==> flow/design.v <==
`timescale 1ns / 1ps
`default_nettype none
module keyboard(
   input wire clock,
   input wire ps2_clk,
   input wire ps2_data,
   output logic [31:0] keyb_char
   );
   logic [31:0] temp_char = 0;
   logic [9:0]  bits = 0;
   logic [3:0]  count = 0;
   logic [1:0]  ps2_clk_prev2 = 2'b11;
   logic [19:0] timeout = 0;
   always @(posedge clock)
      ps2_clk_prev2 <= {ps2_clk_prev2[0], ps2_clk};
   always @(posedge clock)
   begin
      if((count == 11) || (timeout[19] == 1))
      begin
         count <= 0;
         if((temp_char[7:0] == 8'hE0) || (temp_char[7:0] == 8'hF0)) begin       
            temp_char[31:0] <= {temp_char[23:0], bits[7:0]};                    
            if((bits[7:0] != 8'hE0) && (bits[7:0] != 8'hF0))                    
               keyb_char <= {temp_char[23:0], bits[7:0]};                       
         end
         else begin                                                             
            temp_char[31:0] <= {24'b0, bits[7:0]};                              
            if((bits[7:0] != 8'hE0) && (bits[7:0] != 8'hF0))                    
               keyb_char <= {24'b0, bits[7:0]};                                 
         end
      end
      else
      begin
         if(ps2_clk_prev2 == 2'b10)
         begin
            count <= count + 1;
            bits <= {ps2_data, bits[9:1]};
         end
      end
   end
   always @(posedge clock)
      timeout <= (count != 0) ? timeout + 1 : 0;
endmodule
* Step by step through the tools: keyboard
What the tools print for keyboard, step after step.
Line numbers count from 1 in the design file above.
Operators carry their Yosys type and port widths (W data, S select, Z words).
Cell names lack the library's common part.
The mark -- stands for no value.
- Design top :: keyboard
- Clock input :: clock
- Library :: sky130hd
- Timing corner :: tt_025C_1v80

* Word-level counts
Source: Yosys, flattened and elaborated, memories not mapped. Widths are those after wreduce. Registers that Yosys merges into a memory's read port (data or address) are not register bits. Print and check cells do not count. Equal cells are merged and count once.
- Add/subtract/negate cells :: 2
- $mul :: 0
- Div/mod/pow operators :: 0
- $lt $le $gt $ge :: 0
- Eq/ne operators :: 6
- Shift operators :: 0
- Muxes and demuxes :: 3
- Bitwise logic cells :: 1
- Reduce/logical cells :: 6
** Operator list (count)
- $mux W32 :: 3
- $add A20 B1 Y20 const B :: 1
- $eq A8 B8 Y1 const B :: 2
- $ne A8 B8 Y1 const B :: 2
- $reduce_and A2 Y1 :: 2
- $add A4 B1 Y4 const B :: 1
- $eq A4 B4 Y1 const B :: 1
- $reduce_bool A4 Y1 :: 1
- $logic_or A1 B1 Y1 :: 2
- $eq A2 B2 Y1 const B :: 1
- $logic_and A1 B1 Y1 :: 1
- $not A1 Y1 :: 1
- Flip-flop bits (word level) :: 92
- Bits in latches :: 0
- Memory bits (writable) :: 0
- Bits in read-only memories :: 0
- Clocked read ports x word width :: 0
- Memories kept :: 0
- Input bits :: 3
- Cells after elaboration :: 25

* Longest topological paths
Yosys ltp: most cells in a row. Word level: on the elaborated netlist, between registers, memories and ports. Mapped: between sequential cells and ports; inverters and the memories' decode and read muxes count.
- Depth in word-level cells :: 4
- ABC_AREA :: 0
- Depth in mapped cells :: 5
- Depth with buffers taken out :: 5

* Netlist
Source: synth_stat.txt of the flow (Yosys; design flattened, memories mapped). It holds for the ABC_AREA given above (unset counts as 0); a run with the other value may have another netlist.
The area totals of this step are shown rounded.
- Cell count :: 215
- Synthesis area :: 3200 µm²
- Area of sequential cells :: 2500 µm²
- Flip-flop cells :: 92
** Cells by type
- edfxtp_1 :: count 66, area in all 1.98E+03 µm²
- dfxtp_1 :: count 26, area in all 520.499 µm²
- and2_1 :: count 18, area in all 112.608 µm²
- xnor2_1 :: count 9, area in all 78.826 µm²
- nor2_1 :: count 16, area in all 60.058 µm²
- or3_1 :: count 8, area in all 50.048 µm²
- a21oi_1 :: count 9, area in all 45.043 µm²
- o21ai_0 :: count 8, area in all 40.038 µm²
- ha_1 :: count 3, area in all 37.536 µm²
- xor2_1 :: count 4, area in all 35.034 µm²
- nand2_1 :: count 9, area in all 33.782 µm²
- nand4_1 :: count 5, area in all 31.28 µm²
- nor4_1 :: count 5, area in all 31.28 µm²
- nand3_1 :: count 4, area in all 20.019 µm²
- inv_1 :: count 5, area in all 18.768 µm²
- nor2b_1 :: count 3, area in all 18.768 µm²
- nand4b_1 :: count 2, area in all 17.517 µm²
- clkbuf_1 :: count 3, area in all 11.261 µm²
Not listed: further types 10, cells in them 12.

* Path before layout
OpenSTA on the mapped netlist: ideal clock, no wires. The path of least setup slack (recovery checks aside). Input and output delay are each 20% of the period. Register names are those of the netlist, which keeps one name where synthesis merged equal registers.
- Kind :: reg2reg
- Start point :: register count[0]
- End point :: register keyb_char[0]
- Clock period :: 2.97 ns
- Launch time at the first pin :: 0.000 ns
- Data arrival time :: 2.033 ns
- Required time :: 2.575 ns
- Path slack :: 0.542 ns
- Path delay :: 2.428 ns
- Driving pins on the path :: 4
- Buffers on the path :: 0
- Period reached after synthesis :: 2.428 ns
"path delay" = arrival - input delay + setup time.
"driving pins on the path" counts driving pins, that of a launching flip-flop among them; a cell with two outputs on the path counts twice.
"period reached after synthesis" is the clock period less the worst setup slack; recovery checks do not enter. This is arithmetic on one report: input and output delays are still those of the set period (20% each).
Between the ends stands the longest chain of elaborated cells between them, by number of cells; it is not shown to be the way that was timed. Of several equally long chains one is given.
A line is the first line of the expression or statement that the cell stems from. Yosys adds cells for indexed reads and writes and turns some case tables into memories.
- Cells stage by stage :: dfxtp_1 -> ha_1 -> a31o_2 -> o41a_1
- Length of the longest elaborated chain :: 3
- Elaborated cells between the ends (all ways) :: 3
- Classes of those cells :: eq/ne: 1; reduce/logical: 2
** Ends and longest elaborated chain, post-synthesis
- start: declaration :: line 11 : logic [3:0]  count = 0;
- start: assignment :: line 20 : count <= 0;
- start: assignment :: line 36 : count <= count + 1;
- $eq A4 B4 Y1 :: line 18 : if((count == 11) || (timeout[19] == 1))
- $logic_or A1 B1 Y1 :: line 18
- $reduce_and A2 Y1
- end: assignment :: line 24 : keyb_char <= {temp_char[23:0], bits[7:0]};
- end: assignment :: line 29 : keyb_char <= {24'b0, bits[7:0]};
- end: declaration :: line 7 : output logic [31:0] keyb_char

* Worst path after layout
From the final timing report of job 2: the path of least setup slack in the routed layout; clock arrival at registers is part of the times.
- Kind :: reg2reg
- Start point :: register timeout[0]
- End point :: register timeout[19]
- Clock period :: 1.5 ns
- Launch time at the first pin :: 0.34 ns
- Data arrival time :: 1.93 ns
- Required time :: 1.78 ns
- Path slack :: -0.15 ns
- Driving pins on the path :: 6
- Buffers on the path :: 1
Between the ends stands the longest chain of elaborated cells between them, by number of cells; it is not shown to be the way that was timed. Of several equally long chains one is given.
- Cells stage by stage :: dfxtp_2 -> buf_6 -> nand3_4 -> or4_4 -> or3_4 -> a21oi_2
- Length of the longest elaborated chain :: 1
- Elaborated cells between the ends (all ways) :: 1
- Classes of those cells :: add/sub: 1
** Ends and longest elaborated chain, after layout
- start: declaration :: line 13 : logic [19:0] timeout = 0;
- start: assignment :: line 42 : timeout <= (count != 0) ? timeout + 1 : 0;
- $add A20 B1 Y20 :: line 42
- end: assignment :: line 42
- end: declaration :: line 13

Subject: flow runs of keyboard

Hi,

keyboard through Yosys and OpenROAD on sky130hd: 2 stored runs, unordered, with their settings and measured results. The constraints put input and output delay at 20% of the set period each and load the outputs with 0.01 pF.
"achieved clock period" is the run's clock period less its worst setup slack. It is reckoned from that one timing run; input and output delays stay at 20% of the period that was set.
By "worst setup path time" is meant the share of the clock period that the worst setup path is allowed (20% is reserved at inputs, 20% at outputs), minus its slack. Clock arrival times at its registers enter into it.
"power consumption": no workload was simulated; the value follows from the tool's default switching activity.
Values from the reports are rounded here.

* Job 1
** Files
==> flow/run.sh <==
#!/bin/bash
# the make line also repeats the synthesis and layout settings of config.mk as NAME=value (left out here)
make -C /OpenROAD-flow-scripts/flow DESIGN_CONFIG=/design/flow/config.mk WORK_HOME=/design/flow/orfs CLKGATE_MAP_FILE= finish
==> flow/config.mk <==
export PLATFORM = sky130hd
export DESIGN_NAME = keyboard
export DESIGN_NICKNAME = keyboard
export VERILOG_FILES = /design/flow/design.v
export SDC_FILE = /design/flow/constraint.sdc
export NUM_CORES = 4
export LEC_CHECK = 0
export CAP_MARGIN = 20
export CELL_PAD_IN_SITES_GLOBAL_PLACEMENT = 3
export CORE_MARGIN = 2
export CORE_UTILIZATION = 72
export GPL_ROUTABILITY_DRIVEN = 0
export GPL_TIMING_DRIVEN = 0
export MAX_ROUTING_LAYER = met5
export MIN_ROUTING_LAYER = met1
export PLACE_DENSITY_LB_ADDON = 0.24
export SETUP_SLACK_MARGIN = 0.23
export SLEW_MARGIN = 20
export TNS_END_PERCENT = 65
==> flow/constraint.sdc <==
create_clock -name core_clock -period 1.5 [get_ports {clock}]
set_input_delay 0.3000 -clock core_clock [delete_from_list [all_inputs] [get_ports {clock}]]
set_output_delay 0.3000 -clock core_clock [all_outputs]
set_load 0.01 [all_outputs]
** Results
Stopped before the end: placement reported FLW-0024.

* Job 2
** Files
==> flow/run.sh <==
#!/bin/bash
# the make line also repeats the synthesis and layout settings of config.mk as NAME=value (left out here)
make -C /OpenROAD-flow-scripts/flow DESIGN_CONFIG=/design/flow/config.mk WORK_HOME=/design/flow/orfs CLKGATE_MAP_FILE= finish
==> flow/config.mk <==
export PLATFORM = sky130hd
export DESIGN_NAME = keyboard
export DESIGN_NICKNAME = keyboard
export VERILOG_FILES = /design/flow/design.v
export SDC_FILE = /design/flow/constraint.sdc
export NUM_CORES = 4
export LEC_CHECK = 0
export ABC_AREA = 0
export CAP_MARGIN = 15
export CORE_ASPECT_RATIO = 0.6
export CORE_MARGIN = 2
export CORE_UTILIZATION = 34
export CTS_CLUSTER_SIZE = 95
export GPL_ROUTABILITY_DRIVEN = 0
export MIN_ROUTING_LAYER = met1
export PLACE_DENSITY_LB_ADDON = 0.25
export SETUP_SLACK_MARGIN = 0.09
export SLEW_MARGIN = 20
==> flow/constraint.sdc <==
create_clock -name core_clock -period 1.5 [get_ports {clock}]
set_input_delay 0.3000 -clock core_clock [delete_from_list [all_inputs] [get_ports {clock}]]
set_output_delay 0.3000 -clock core_clock [all_outputs]
set_load 0.01 [all_outputs]
** Results
- Standard-cell area after routing :: 4700 µm²
- Setup total negative slack :: -0.87 ns
- Yosys chip area after synthesis :: 3200 µm²
- Worst setup slack after layout :: -0.15 ns
- Power consumption :: 0.0066 W
- Final design utilization :: 52 %
- Worst-case hold slack :: 0.35 ns
- Overall die area :: 10000 µm²
- Worst setup path time :: 1.65 ns
- Critical path type :: reg2reg
- Achieved clock period :: 1.655 ns

Regards
