==> flow/design.v <==
`timescale 1ns / 1ps
`default_nettype none
module ram #(
   parameter Nloc = 16,                          
   parameter Dbits = 4,                          
   parameter initfile = "mem_data.mem"           
)(
   input wire clock,
   input wire wr,                                
   input wire [$clog2(Nloc)-1 : 0] addr,         
   input wire [Dbits-1 : 0] din,                 
   output logic [Dbits-1 : 0] dout               
   );
   logic [Dbits-1 : 0] mem [Nloc-1 : 0];         
   logic [Nloc-1:0] addr_reg;                    
   always @(posedge clock) begin                 
      if(wr)
         mem[addr] <= din;
      addr_reg <= addr;
   end
   assign dout = mem[addr];                      
endmodule
# From RTL to reports: ram
# The steps from the RTL of ram to its reports follow in flow order.
# Lines are those of the file above, counted from 1.
# Operators: Yosys type, input widths -> output width; for muxes data width and select width s.
# Cell names lack the library's common part.
# A cell with n/a has no value.
# design
design,ram
clock_port,clock
library,sky130hd
pvt_corner,tt_025C_1v80

# After elaboration
# Source: Yosys, flattened and elaborated, memories not mapped. Widths are those after wreduce; folded enables and synchronous resets count as part of the registers. Registers that Yosys merges into a memory's read port (data or address) are not register bits. Print and check cells do not count. Equal cells are merged and count once.
# Memory sizes are those after Yosys's memory passes, which may raise the word count (mostly to a power of two), join words into wider ones and drop unused or constant bits.
# bits
reg_bits,0
ramBits,64
mem_count,1
in_bits,10
out_inout_bits,4
elab_cells,4
# op_classes
muxes,3
# memory_table
memory,words,word_bits,rd,write_ports,line,rtl
mem,16,4,1,1,14,logic [Dbits-1 : 0] mem [Nloc-1 : 0];
# ops
cell,n
$mux 4,2
$mux 1,1

# Logic depth
# Yosys ltp: most cells in a row. Word level: on the elaborated netlist, between registers, memories and ports. Mapped: between sequential cells and ports; inverters and the memories' decode and read muxes count.
# depth
depth_word,1
abc_area,0
ltp_mapped,5
mapped_depth_nobuf,3

# After synthesis
# Source: synth_stat.txt of the flow (Yosys; design flattened, memories mapped). It holds for the ABC_AREA given above (unset counts as 0); a run with the other value may have another netlist.
# mapped
cell_count,129
yosys_area_um2,2578.7
sequential_area_um2,1921.8
ffs,64
buffers,7
# types
cell_type,n
edfxtp_1,64
mux4_2,10
mux4_1,6
nor2_1,13
nand3_1,9
a22oi_1,3
buf_12,1
nor3_1,4
nand2_1,5
buf_2,3
nand3b_1,2
a22oi_2,1
nand2b_1,2
nor2b_1,2
buf_6,1
or3b_2,1
buf_4,1
clkbuf_1,1

# Path before layout
# Source: OpenSTA report_checks on the synthesized netlist (no wires, ideal clock, input and output delay 20% of the period each), path of least setup slack; recovery checks are left aside. Register names are those of the netlist, which keeps one name where synthesis merged equal registers.
# synth_timing
kind,input port to output port
start,in addr[0]
end,out dout[2]
period_ns,1.77
input_delay_ns,0.354
launch_ns,0.354
t_arrival_ns,1.373
path_slack_ns,0.043
path_delay_ns,1.019
path_stages,5
n_path_buf,2
period_less_setup_slack_ns,1.727
# "path_delay_ns" is the arrival time less input delay plus setup time.
# A path that ends at an output port has no setup time.
# "path_stages": output pins that drive a net of the path, with the launching flip-flop's if there is one; two outputs of one cell count as two.
# "period_less_setup_slack_ns" = period - worst setup slack (recovery checks aside). The figure is calculated, with input and output delays left at 20% of the set period.
# The rows between start and end are the longest chain of elaborated cells between them; the timing report does not say that the signal goes this way. Where chains are equally long, one stands for them.
# Each line given opens the expression or statement behind the cell; cells for indexed reads and writes are added by Yosys, which also makes memories of some case tables.
# The chain passes a memory read, where the word-level depth is cut; so it can be longer than that depth.
# synth_via
cell_sequence,buf_6 > buf_12 > mux4_2 > a22oi_2 > nand3_1
elab_chain_len,1
cells_between,1
cone_lines,1
classes_between,memory (1)
# synth_rtl
item,line,rtl
from (decl),10,"input wire [$clog2(Nloc)-1 : 0] addr,"
$mem_v2 16x4,14,logic [Dbits-1 : 0] mem [Nloc-1 : 0];
to (decl),12,output logic [Dbits-1 : 0] dout

# Worst path after layout
# Path of least setup slack in the final report of run A (OpenROAD, finished layout, wires in). Where an end is a register, its clock arrival counts in the times.
# layout_timing
kind,input port to output port
start,in addr[0]
end,out dout[3]
period_ns,2.52
input_delay_ns,0.50
launch_ns,0.50
t_arrival_ns,2.03
path_slack_ns,-0.01
path_stages,7
n_path_buf,4
# The rows between start and end are the longest chain of elaborated cells between them; the timing report does not say that the signal goes this way. Where chains are equally long, one stands for them.
# The chain passes a memory read, where the word-level depth is cut; so it can be longer than that depth.
# layout_via
cell_sequence,clkbuf_2 > buf_12 > buf_12 > mux4_1 > a22oi_2 > nand3_1 > dlygate4sd2_1
elab_chain_len,1
cells_between,1
cone_lines,1
classes_between,memory (1)
# layout_rtl
item,line,rtl
from (decl),10,"input wire [$clog2(Nloc)-1 : 0] addr,"
$mem_v2 16x4,14,logic [Dbits-1 : 0] mem [Nloc-1 : 0];
to (decl),12,output logic [Dbits-1 : 0] dout

# Record of 2 stored runs of the RTL-to-layout flow on ram, platform sky130hd. The runs are unordered. Constraints: input delay and output delay 20% of the set period each, output load 0.01 pF.
# "achieved_clock_period_ns" means the clock period less the worst setup slack. The figure is calculated, with input and output delays left at 20% of the set period.
# Among the settings, -- means not set for that run.
run,period_ns,CORE_UTILIZATION,SETUP_SLACK_MARGIN,PLACE_DENSITY_LB_ADDON,HOLD_SLACK_MARGIN,CORE_ASPECT_RATIO,TNS_END_PERCENT,ABC_AREA,CTS_CLUSTER_SIZE,CAP_MARGIN,SLEW_MARGIN,CORE_MARGIN,CELL_PAD_IN_SITES_GLOBAL_PLACEMENT,CELL_PAD_IN_SITES_DETAIL_PLACEMENT,MIN_ROUTING_LAYER,MAX_ROUTING_LAYER,final_cell_area_um2,synthArea_um2,die_area_um2,final_setup_ws_ns,achieved_clock_period_ns
run A,2.52,67,-0.09,0.1,0.29,0.58,60,0,32,0,5,2,--,--,--,--,3168.0,2578.7,4379.4,-0.013,2.533
run B,3.0,44,-0.06,0.05,--,--,95,0,54,20,20,2,2,0,met2,met4,3021.7,2578.7,6489.1,0.059,2.941
